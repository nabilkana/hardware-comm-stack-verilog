==> flow/design.v <==
module TopMod2 (
    input clk,
    input reset,
    input [3:0] file_in_bits,
    input data_ready,
    output wire [61:0] decoded_data,
    output wire decoded_valid,
    output wire deint_out,
    output wire deint_out_valid,
    output wire [1:0] vitebri_data_in,
    output wire vitebri_valid_in,
    output wire [2:0] vitebri_state,
output wire [8:0] vitebri_counter,
output wire [15:0] PM0_debug,
output wire [15:0] PM1_debug
);
    wire deint_data_out;
    wire deint_out_ready;
    deinterleaver deinterleaver_inst (
        .clk(clk),
        .reset(reset),
        .in_bits(file_in_bits),
        .data_ready(data_ready),
        .data_out(deint_data_out),
        .out_ready(deint_out_ready)
    );
    assign deint_out = deint_data_out;
    assign deint_out_valid = deint_out_ready;
    wire [1:0] internal_vitebri_data_in;
    wire internal_vitebri_valid_in;
    serial_to_pair u_serial_to_pair (
        .clk(clk),
        .reset(reset),
        .deint_out(deint_data_out),
        .deint_out_valid(deint_out_ready),
        .vitebri_data_in(internal_vitebri_data_in),
        .vitebri_valid_in(internal_vitebri_valid_in)
    );
    assign vitebri_data_in = internal_vitebri_data_in;
    assign vitebri_valid_in = internal_vitebri_valid_in;
    vitebri vitebri_inst (
        .clk(clk),
        .reset(reset),
        .data_in(vitebri_data_in),
        .valid_input(vitebri_valid_in),
        .data_out(decoded_data),
        .valid_output(decoded_valid),
         .stt(vitebri_state),
    .coun(vitebri_counter),
    .PM0_debug(PM0_debug),
    .PM1_debug(PM1_debug)
    );
endmodule
`timescale 1ns / 1ps
module deinterleaver(
    input  wire clk,
    input wire reset ,
    input  wire [3:0] in_bits,
    input  wire data_ready,
    output reg out_ready ,
    output reg  data_out
);
    reg [7:0] matrix [0:15];
    reg read = 0;
    reg [6:0] cycle_count = 7'd31;   
    reg [3:0] row = 0;
    reg [2:0] bit_pos_r = 0;
    reg [1:0] col_w;
    reg [2:0] bit_pos_w;
always @(negedge clk or posedge reset) begin
   if (reset) begin
      out_ready <= 0 ; 
      end else begin
        if (!read && data_ready) begin
            col_w     = cycle_count[4:3];           
            bit_pos_w = cycle_count[2:0];    
            matrix[12-4*col_w][bit_pos_w] <= in_bits[0];
            matrix[13- 4*col_w][bit_pos_w] <= in_bits[1];
            matrix[14-4*col_w][bit_pos_w] <= in_bits[2];
            matrix[15- 4*col_w][bit_pos_w] <= in_bits[3];
            if (cycle_count == 7'd0) begin
                read <= 1;
                cycle_count <= 7'd31;
            end else begin
                cycle_count <= cycle_count -1;
            end
        end
        else if (read) begin
    data_out <= matrix[row][bit_pos_r];
   out_ready <=1 ; 
    if (bit_pos_r == 7) begin
        bit_pos_r <= 0;
        if (row == 15) begin
            row <= 0;
            read <= 0;
            cycle_count <= 7'd31;
            out_ready <=0 ;   
        end else begin
            row <= row + 1;
        end
      end else begin
        bit_pos_r <= bit_pos_r + 1;
      end
     end
    end
end
endmodule
module serial_to_pair (
    input clk,
    input reset,
    input deint_out,
    input deint_out_valid,
    output reg [1:0] vitebri_data_in,
    output reg vitebri_valid_in
);
    reg [0:0] bit0;
    reg collected;
    reg [1:0] valid_counter;
    always @(posedge clk or posedge reset) begin
        if (reset) begin
            vitebri_valid_in <= 0;
            vitebri_data_in <= 2'b00;
            bit0 <= 0;
            collected <= 0;
            valid_counter <= 0;
        end else begin
            if (valid_counter > 0) begin
                vitebri_valid_in <= 1;
                valid_counter <= valid_counter - 1;
            end else begin
                vitebri_valid_in <= 0;
            end
            if (deint_out_valid) begin
                if (!collected) begin
                    bit0 <= deint_out;
                    collected <= 1;
                end else begin
                    vitebri_data_in <= {bit0, deint_out};
                    valid_counter <= 3; 
                    collected <= 0;
                end
            end
            if (collected && !deint_out_valid) begin
                vitebri_data_in <= {bit0, 1'b0};   
                valid_counter <= 3;
                collected <= 0;
            end
        end
    end
endmodule
module vitebri (
    input reset,
    input [1:0] data_in,
    output reg [61:0] data_out,
    output reg valid_output,
    input valid_input,
    input clk,
    output wire [9:0] coun,
    output wire [2:0] stt,
    output wire [1:0] humm,
    output wire [2:0] min,
    output wire path,
    output wire [15:0] PM0_debug,
    output wire [15:0] PM1_debug,
    output wire [15:0] PM2_debug,
    output wire [15:0] PM3_debug
);
     reg PathM [0:3][0:64]; 
     reg [1:0] hummingd [0:7]; 
    reg [15:0] PM [0:3][0:65];
      reg [2:0] state;
      reg [8:0] counter;
    integer i, j;
    reg [1:0] final_min;
    reg [1:0] min0 , min1 ; 
  reg [1:0] next_final_min;
    assign humm = hummingd[7];
    assign min = final_min;
    assign stt = state;
    assign coun = counter;
    assign path = PathM[3][30];
    assign PM0_debug = PM[0][(counter == 0) ? 0 : counter - 1];
    assign PM1_debug = PM[1][(counter == 0) ? 0 : counter - 1];
    assign PM2_debug = PM[2][(counter == 0) ? 0 : counter - 1];
    assign PM3_debug = PM[3][(counter == 0) ? 0 : counter - 1];
    always @(negedge clk or posedge reset) begin
        if (reset) begin
            counter <= 0;
            state <= 0;
            valid_output <= 0;
            for (i = 0; i < 4; i = i + 1) begin
                PM[i][0] <= 16'd0 ;
                for (j = 1; j < 34; j = j + 1) begin
                    PM[i][j] <= 16'hFFFF;
               end 
               end 
               end 
         else begin
        if (state==0 ) begin
                    if ( valid_input ) begin
                      hummingd[0] <=(data_in[0]  ^ 1'b0) +  (data_in[1]  ^ 1'b0 ); 
                     hummingd[1] <=(data_in[0]  ^ 1'b1 )+  (data_in[1]  ^ 1'b1) ;
                      hummingd[2] <=(data_in[0]  ^ 1'b1 )+  (data_in[1]  ^ 1'b1) ;
                      hummingd[3] <=(data_in[0]  ^ 1'b0 )+  (data_in[1]  ^ 1'b0 );
                        hummingd[4] <=(data_in[0]  ^ 1'b0) + ( data_in[1]  ^ 1'b1) ;
                        hummingd[5] <=(data_in[0]  ^ 1'b1 )+  (data_in[1]  ^ 1'b0 );
                         hummingd[6] <=(data_in[0]  ^ 1'b1)+ ( data_in[1]  ^ 1'b0 );
                        hummingd[7] <=(data_in[0]  ^ 1'b0)+  (data_in[1]  ^ 1'b1 );
                     state <= 1 ;  
                  end 
                 end   
                 end 
               end                
       always @(negedge clk ) begin
               if (!reset) begin 
              if  (state == 1 )
                begin
               if (PM[0][counter] +hummingd[0]< PM[2][counter] + hummingd[1]) begin 
                        PM[0][counter+1] <= PM[0][counter] + hummingd[0];
                        PathM[0][counter] <=  1'b0 ; 
                    end else begin 
                     PM[0][counter+1] <= PM[2][counter] + hummingd[1];
                        PathM[0][counter] <=  1'b1 ; 
                        end 
                      if (  PM[0][counter] +  hummingd[2]<  PM[2][counter] +  hummingd[3]) begin 
                        PM[1][counter+1] <= PM[0][counter] + hummingd[2];
                        PathM[1][counter] <=  1'b0 ; 
                    end else begin 
                     PM[1][counter+1] <= PM[2][counter] + hummingd[3];
                        PathM[1][counter] <=  1'b1 ; 
                        end 
                       if (PM[1][counter]+hummingd[4]< PM[3][counter]+hummingd[5]) begin 
                        PM[2][counter+1] <= PM[1][counter] + hummingd[4];
                        PathM[2][counter] <=  1'b0 ; 
                    end else begin 
                     PM[2][counter+1] <= PM[3][counter] + hummingd[5];
                        PathM[2][counter] <=  1'b1 ; 
                        end 
                       if ( PM[1][counter] + hummingd[6]<  PM[3][counter] +hummingd[7]) begin 
                        PM[3][counter+1] <= PM[1][counter] + hummingd[6];
                        PathM[3][counter] <=  1'b0 ; 
                    end else begin 
                     PM[3][counter+1] <= PM[3][counter] + hummingd[7];
                        PathM[3][counter] <=  1'b1 ; 
                        end 
                       if (counter != 64) begin
                        counter <= counter +1 ; 
                       state <= 0 ; 
                   end   else begin 
                        state <= 2 ; 
                    end
                end
                end
                end
  always @(negedge clk ) begin
              if  (state == 2 )
                begin
                    min0 = (PM [0][counter+1] < PM [1][counter+1]) ? 0 : 1 ; 
                      min1= (PM [2][counter+1] < PM [3][counter+1]) ? 2 : 3 ;
                     final_min <=   min0 <= (PM [min0][counter+1] < PM [min1][counter+1]) ? min0 : min1 ;
                state <= 3 ; 
                end 
                end
  always @( posedge clk ) begin
               if (state == 3) begin
        case (final_min)
            2'b00: begin
              if (counter<62)begin
                data_out[counter] <= 1'b0;
                end 
                next_final_min = (PathM[0][counter] == 0) ? 2'b00 : 2'b10;
            end
            2'b01: begin
                 if (counter<62)begin
                  data_out[counter] <= 1'b1;
                  end
                next_final_min = (PathM[1][counter] == 0) ? 2'b00 : 2'b10;
            end
            2'b10: begin
                 if (counter<62)begin
                  data_out[counter] <= 1'b0;
                  end
                next_final_min = (PathM[2][counter] == 0) ? 2'b01 : 2'b11;
            end
            2'b11: begin
                  if (counter<62)begin 
                  data_out[counter] <= 1'b1;
                  end
                next_final_min = (PathM[3][counter] == 0) ? 2'b01 : 2'b11;
            end
        endcase
        if (counter==0) begin
            state <= 0;
            valid_output <= 1;
        end 
    end
    end
   always @(negedge clk  ) begin
               if (state == 3) begin 
                        final_min <= next_final_min;
                         counter<=counter-1 ; 
                    end 
                 end 
endmodule
* Step by step through the tools: TopMod2
Tool output for the design above, in the order of the flow.
Line numbers count from 1 in the design file above.
Library cell names are shortened.
The mark n/a stands for no value.
- Top :: TopMod2
- Clock port :: clk
- Standard-cell library :: sky130hd
- Corner :: tt_025C_1v80

* Elaborated design
Source: Yosys, flattened and elaborated. Widths are those after wreduce. Registers that Yosys merges into a memory's read port (data or address) are not register bits. Print and check cells do not count. Equal cells are merged and count once.
- $add $sub $neg :: 9
- $mul :: 0
- Divide/modulo/power cells :: 0
- $lt $le $gt $ge :: 1
- Equality and inequality tests :: 77
- Shift-type cells :: 6
- Multiplexer cells :: 136
- Bitwise gates (word level) :: 132
- Reductions and logical operators :: 87
** Operator list (count)
- 8-bit parallel mux with 2-bit select :: 64
- 15-bit OR reduction :: 64
- 8-bit AND :: 64
- 8-bit bitwise OR :: 64
- 8-bit 2-to-1 mux :: 50
- 4-bit equality test (second input constant) :: 40
- 8-bit parallel mux with 16-bit select :: 1
- 4-bit by 3-bit equality test with 1-bit output (second input constant) :: 20
- 4-bit by 2-bit equality test with 1-bit output (second input constant) :: 10
- 7-bit 2-to-1 mux :: 5
- 1-bit by 4-bit variable shift with 8-bit output :: 4
- 4-bit by 1-bit equality test with 1-bit output (second input constant) :: 5
- 4-bit logical NOT :: 5
- 4-bit subtractor (first input constant) :: 4
- 2-bit 2-to-1 mux :: 7
- 2-bit AND reduction :: 5
- 2-bit nonzero test :: 5
- 1-bit 2-to-1 mux :: 9
- 1-bit by 4-bit variable shift with 8-bit output (first input constant) :: 1
- 4-bit AND reduction :: 2
- 8-bit by 3-bit indexed select with 1-bit output :: 1
- 8-bit inverter :: 1
- 7-bit by 1-bit subtractor with 7-bit output (second input constant) :: 1
- 7-bit logical NOT :: 1
- 3-bit negator with 4-bit output :: 1
- 4-bit by 1-bit adder with 4-bit output (second input constant) :: 1
- 1-bit inverter :: 3
- 3-bit by 1-bit adder with 3-bit output (second input constant) :: 1
Not listed: further kinds 7, cells in them 9.
- Register bits after elaboration :: 152
- Latch bits :: 0
- RAM bits :: 0
- Memory bits (read-only) :: 0
- Clocked read ports x word width :: 0
- Memory cells :: 0
- Input bits :: 7
- Output and inout port bits :: 112
- Cells after elaboration :: 475

* Longest topological paths
Yosys ltp: most cells in a row. Word level: on the elaborated netlist, between registers, memories and ports. Mapped: between sequential cells and ports; inverters and the memories' decode and read muxes count.
- Depth in word-level cells :: 18
- ABC_AREA :: 0
- Mapped depth :: 10
- Gate-level depth less buffers :: 8

* After synthesis
Yosys stat after the flow's synthesis: flattened, memories mapped to cells. It holds for the ABC_AREA given above (unset counts as 0); a run with the other value may have another netlist.
Totals and module areas in this step are rounded.
** Cells by type
- edfxtp_1 :: count 144, total area 4.32E+03 um2
- buf_4 :: count 107, total area 803.27 um2
- mux2_2 :: count 53, total area 596.822 um2
- nand2_1 :: count 110, total area 412.896 um2
- a22o_1 :: count 40, total area 350.336 um2
- dfrtp_1 :: count 7, total area 175.168 um2
- ha_1 :: count 14, total area 175.168 um2
- a21boi_0 :: count 22, total area 165.158 um2
- a22oi_1 :: count 20, total area 150.144 um2
- a21o_1 :: count 18, total area 135.13 um2
- and2_1 :: count 19, total area 118.864 um2
- clkbuf_1 :: count 24, total area 90.086 um2
- o21ai_0 :: count 16, total area 80.077 um2
- a221oi_1 :: count 9, total area 78.826 um2
- nor2_1 :: count 19, total area 71.318 um2
- mux2i_1 :: count 7, total area 70.067 um2
- nor2b_1 :: count 11, total area 68.816 um2
- and3_1 :: count 10, total area 62.56 um2
Not listed: further types 35, cells in them 114.
- Standard cells after synthesis :: 764
- Mapped area :: 8700 um2
- Area of sequential cells :: 4500 um2
- Mapped flip-flops :: 152
- Buffers :: 148
By module: a second synthesis without flattening, with its own total; a netlist apart from the flattened one above.
- Cell total of the unflattened synthesis :: 821
- Area (unflattened synthesis) :: 9000 um2
Each row is one instance without its submodules.
** Modules
- deinterleaver :: times used 1, cells 652, area 7500 um2, seq. area 4300 um2
- vitebri :: times used 1, cells 151, area 1200 um2, seq. area 60 um2
- serial_to_pair :: times used 1, cells 18, area 260 um2, seq. area 180 um2
- TopMod2 :: times used 1, cells 0, area 0.0 um2, seq. area 0.0 um2

Lab notebook: TopMod2

Measured data: module TopMod2, platform sky130hd, 2 stored runs of the flow under differing settings, order arbitrary. Input and output delays are each 20% of the period that was set; the output load is 0.01 pF.
"total power of the final layout" is the tool's figure for a default switching activity; nothing was simulated.
Values from the reports are rounded here.

** Record 1
- Settings :: period_ns=19.8; CORE_UTILIZATION=31; SETUP_SLACK_MARGIN=3.35; PLACE_DENSITY_LB_ADDON=0.02; CORE_ASPECT_RATIO=1.14; CELL_PAD_IN_SITES_GLOBAL_PLACEMENT=3; CELL_PAD_IN_SITES_DETAIL_PLACEMENT=1; TNS_END_PERCENT=85; GPL_ROUTABILITY_DRIVEN=1; CTS_CLUSTER_SIZE=43; CTS_CLUSTER_DIAMETER=115; CAP_MARGIN=5; MAX_ROUTING_LAYER=met5; CORE_MARGIN=2; SLEW_MARGIN=20
- Synthesized cell area :: 8700 um2
- Total die area :: 29000 um2
- Standard-cell area after routing :: 9900 um2
- Worst setup slack after layout :: 3.9 ns
- Final setup TNS :: 0.000 ns
- Lowest hold slack :: 0.51 ns
- Total power of the final layout :: 0.00087 W

** Record 2
- Settings :: period_ns=10.1; CORE_UTILIZATION=51; PLACE_DENSITY_LB_ADDON=0.2; TNS_END_PERCENT=20; ABC_AREA=0; SLEW_MARGIN=25; MIN_ROUTING_LAYER=met1; CAP_MARGIN=20; CORE_MARGIN=2
- Synthesized cell area :: 8700 um2
- Total die area :: 18000 um2
- Standard-cell area after routing :: 9700 um2
- Worst setup slack after layout :: 1.3 ns
- Final setup TNS :: 0.000 ns
- Lowest hold slack :: 0.50 ns
- Total power of the final layout :: 0.0017 W
